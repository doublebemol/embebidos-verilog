==> flow/design.v <==
module counter_to_digits(clk, rst, out);
	input clk, rst;
	output reg [7:0] out;
	reg [2:0] mem;
	always @(posedge clk)
		begin
			if (rst == 1)
				mem = 0;
			else
				mem = mem + 1;
		end
	always @(mem)
		begin
			case (mem)
				0: out = 8'b01111110;
				1: out = 8'b00110000;
				2: out = 8'b01101101;
				3: out = 8'b01111001;
				4: out = 8'b00110011;
				5: out = 8'b01011011;
				6: out = 8'b01011110;
				7: out = 8'b01110001;
				8: out = 8'b01111111;
				9: out = 8'b01110011;
				10: out = 8'b01110111;
				11: out = 8'b00011111;
				12: out = 8'b01001110;
				13: out = 8'b00111101;
				14: out = 8'b01001111;
				15: out = 8'b01000111;
			endcase
		end
endmodule
**Reports on counter_to_digits**

The steps from the RTL of counter_to_digits to its reports follow in flow order.
Lines are those of the file above, counted from 1.
Operators carry their Yosys type and port widths (W data, S select, Z words).
Library cell names are shortened.
A cell with -- has no value.

- Design top: counter_to_digits
- Clock: clk
- Library: sky130hd
- Timing corner: tt_025C_1v80

**Word-level counts**

Source: Yosys, flattened and elaborated, memories not mapped. Widths are those after wreduce. Print and check cells do not count. Equal cells are merged and count once.
Yosys's memory passes give these memory sizes; they may raise the number of words (mostly to a power of two), join words into wider ones and drop unused or constant bits.

- Input bits: 2
- Bits in read-only memories: 56
- Memories: 1
- Output and inout bits: 8
- Word width x clocked read ports: 7
- Flip-flop bits (word level): 3
- Elaborated cells: 4

Memories:

| name | depth | width | rd ports | write ports | line | source |
|---|---|---|---|---|---|---|
| (no name shown) | 8 | 7 | 1 | 0 | 14 | `case (mem)` |

- $add $sub $neg: 1
- Muxes and demuxes: 1

Operators by type and width:

| kind | number |
|---|---|
| $add A3 B1 Y3 const B | 1 |
| $mux W3 | 1 |

**Logic depth**

Depth = most cells in a row (Yosys ltp): at word level without a register or memory, in the mapped netlist without a sequential cell, where the memories' decode and read muxes count.

- Word-level depth: 2
- ABC_AREA: 0
- Gate-level depth with buffers: 6
- Mapped depth without buffers: 6

**Synthesis result**

Source: synth_stat.txt of the flow (Yosys; design flattened, memories mapped). It holds for the ABC_AREA given above (unset counts as 0); a run with the other value may have another netlist.

- Mapped cells: 40
- Synthesis area: 437.9 µm²
- Buffer cells: 2
- Mapped flip-flops: 10

Cells by type:

| cell type | number |
|---|---|
| dfxtp_1 | 10 |
| ha_1 | 7 |
| mux2i_1 | 2 |
| xnor2_2 | 1 |
| nor2b_1 | 2 |
| nor2_1 | 3 |
| nor2_4 | 1 |
| xor2_1 | 1 |
| a211oi_1 | 1 |
| buf_4 | 1 |
| inv_1 | 2 |
| nand2_1 | 2 |
| nand3b_1 | 1 |
| o31ai_1 | 1 |
| or3_1 | 1 |
| buf_2 | 1 |
| nand3_1 | 1 |
| o21ai_0 | 1 |
| conb_1 | 1 |

**Path before layout**

OpenSTA on the mapped netlist: ideal clock, no wires. The path of least setup slack (recovery checks aside). Input and output delay are each 20% of the period. Register names are those of the netlist, which keeps one name where synthesis merged equal registers.

- Kind: input port to flip-flop
- From: input rst
- To: register (name not given)
- Stages on the path: 5
- Time at the first pin: 0.612 ns
- Setup slack: 1.190 ns
- Clock period: 3.06 ns
- Data arrival time: 1.743 ns
- Delay of the path: 1.258 ns
- External input delay: 0.612 ns
- Buffers on the path: 1
- Synthesis period reached: 1.87 ns

"delay of the path" = arrival - input delay + setup time.
"stages on the path" counts driving pins, that of a launching flip-flop among them; a cell with two outputs on the path counts twice.
"synthesis period reached" is the clock period less the worst setup slack; recovery checks do not enter. This is arithmetic on one report: input and output delays are still those of the set period (20% each).
Between the ends stands the longest chain of elaborated cells between them, by number of cells; it is not shown to be the way that was timed. Of several equally long chains one is given.
Each line given opens the expression or statement behind the cell; cells for indexed reads and writes are added by Yosys, which also makes memories of some case tables.

- Cell sequence: buf_2 > nor2b_1 > inv_1 > ha_1 > or3_1
- Cells in the longest elaborated chain: 1
- Elaborated cells on any way between the ends: 1

Ends and longest elaborated chain, after synthesis:

| item | line | source |
|---|---|---|
| start: declaration | 2 | `input clk, rst;` |
| $mux W3 | -- |  |

**Path in the finished layout**

From the final timing report of run A: the path of least setup slack in the routed layout; clock arrival at registers is part of the times.

- Kind: flip-flop to flip-flop
- From: register mem[0]
- To: register (name not given)
- Time at the first pin: 0.26 ns
- Stages on the path: 6
- Buffers on the path: 0
- Data arrival time: 2.06 ns
- Clock period: 2.81 ns
- Setup slack: 0.89 ns

Between the ends stands the longest chain of elaborated cells between them, by number of cells; it is not shown to be the way that was timed. Of several equally long chains one is given.

- Cell sequence: dfxtp_1 > ha_1 > nor2b_1 > inv_1 > ha_1 > or3_1
- Cells in the longest elaborated chain: 2
- Elaborated cells on any way between the ends: 2

Ends and longest elaborated chain, post-layout:

| item | line | source |
|---|---|---|
| start: declaration | 4 | `reg [2:0] mem;` |
| start: assignment | 8 | `mem = 0;` |
| start: assignment | 10 | `mem = mem + 1;` |
| $add A3 B1 Y3 | 10 |  |
| $mux W3 | -- |  |

Appendix: measured runs

Design counter_to_digits on sky130hd. What follows are 2 stored runs of the flow, each under its own settings; their order means nothing. The constraints put input and output delay at 20% of the set period each and load the outputs with 0.01 pF.
"reached clock period" is the run's clock period less its worst setup slack. It is reckoned from that one timing run; input and output delays stay at 20% of the period that was set.
By "worst setup path time" is meant the share of the clock period that the worst setup path is allowed (20% is reserved at inputs, 20% at outputs), minus its slack. Clock arrival times at its registers enter into it.
"overall power" rests on the timing tool's default activity at the inputs, not on a simulated workload.
Settings: . = not set for that run.

| name | run A | run B |
|---|---|---|
| period_ns | 2.81 | 1.16 |
| CORE_UTILIZATION | 34 | 40 |
| SETUP_SLACK_MARGIN | -0.13 | . |
| PLACE_DENSITY_LB_ADDON | 0.07 | . |
| CELL_PAD_IN_SITES_GLOBAL_PLACEMENT | 1 | . |
| CELL_PAD_IN_SITES_DETAIL_PLACEMENT | 0 | . |
| ABC_AREA | 0 | . |
| GPL_TIMING_DRIVEN | 0 | . |
| GPL_ROUTABILITY_DRIVEN | 0 | . |
| SLEW_MARGIN | 20 | 20 |
| CAP_MARGIN | 20 | 20 |
| CORE_MARGIN | 2 | 2 |
| post-route setup TNS (ns) | 0.000 | -0.872 |
| setup slack of the worst path (ns) | 0.890 | -0.288 |
| utilization of the finished layout (%) | 48.6 | 78.4 |
| overall power (uW) | 354.9 | 990.7 |
| standard-cell area after routing (µm²) | 561.8 | 765.7 |
| die footprint (µm²) | 1591.2 | 1375.3 |
| worst setup path time (ns) | 1.92 | 1.45 |
| kind of the worst setup path | flip-flop to flip-flop | flip-flop to flip-flop |
| chip area in the Yosys report (µm²) | 437.9 | 437.9 |
| reached clock period (ns) | 1.920 | 1.448 |
| worst-case hold slack (ns) | 0.478 | 0.384 |
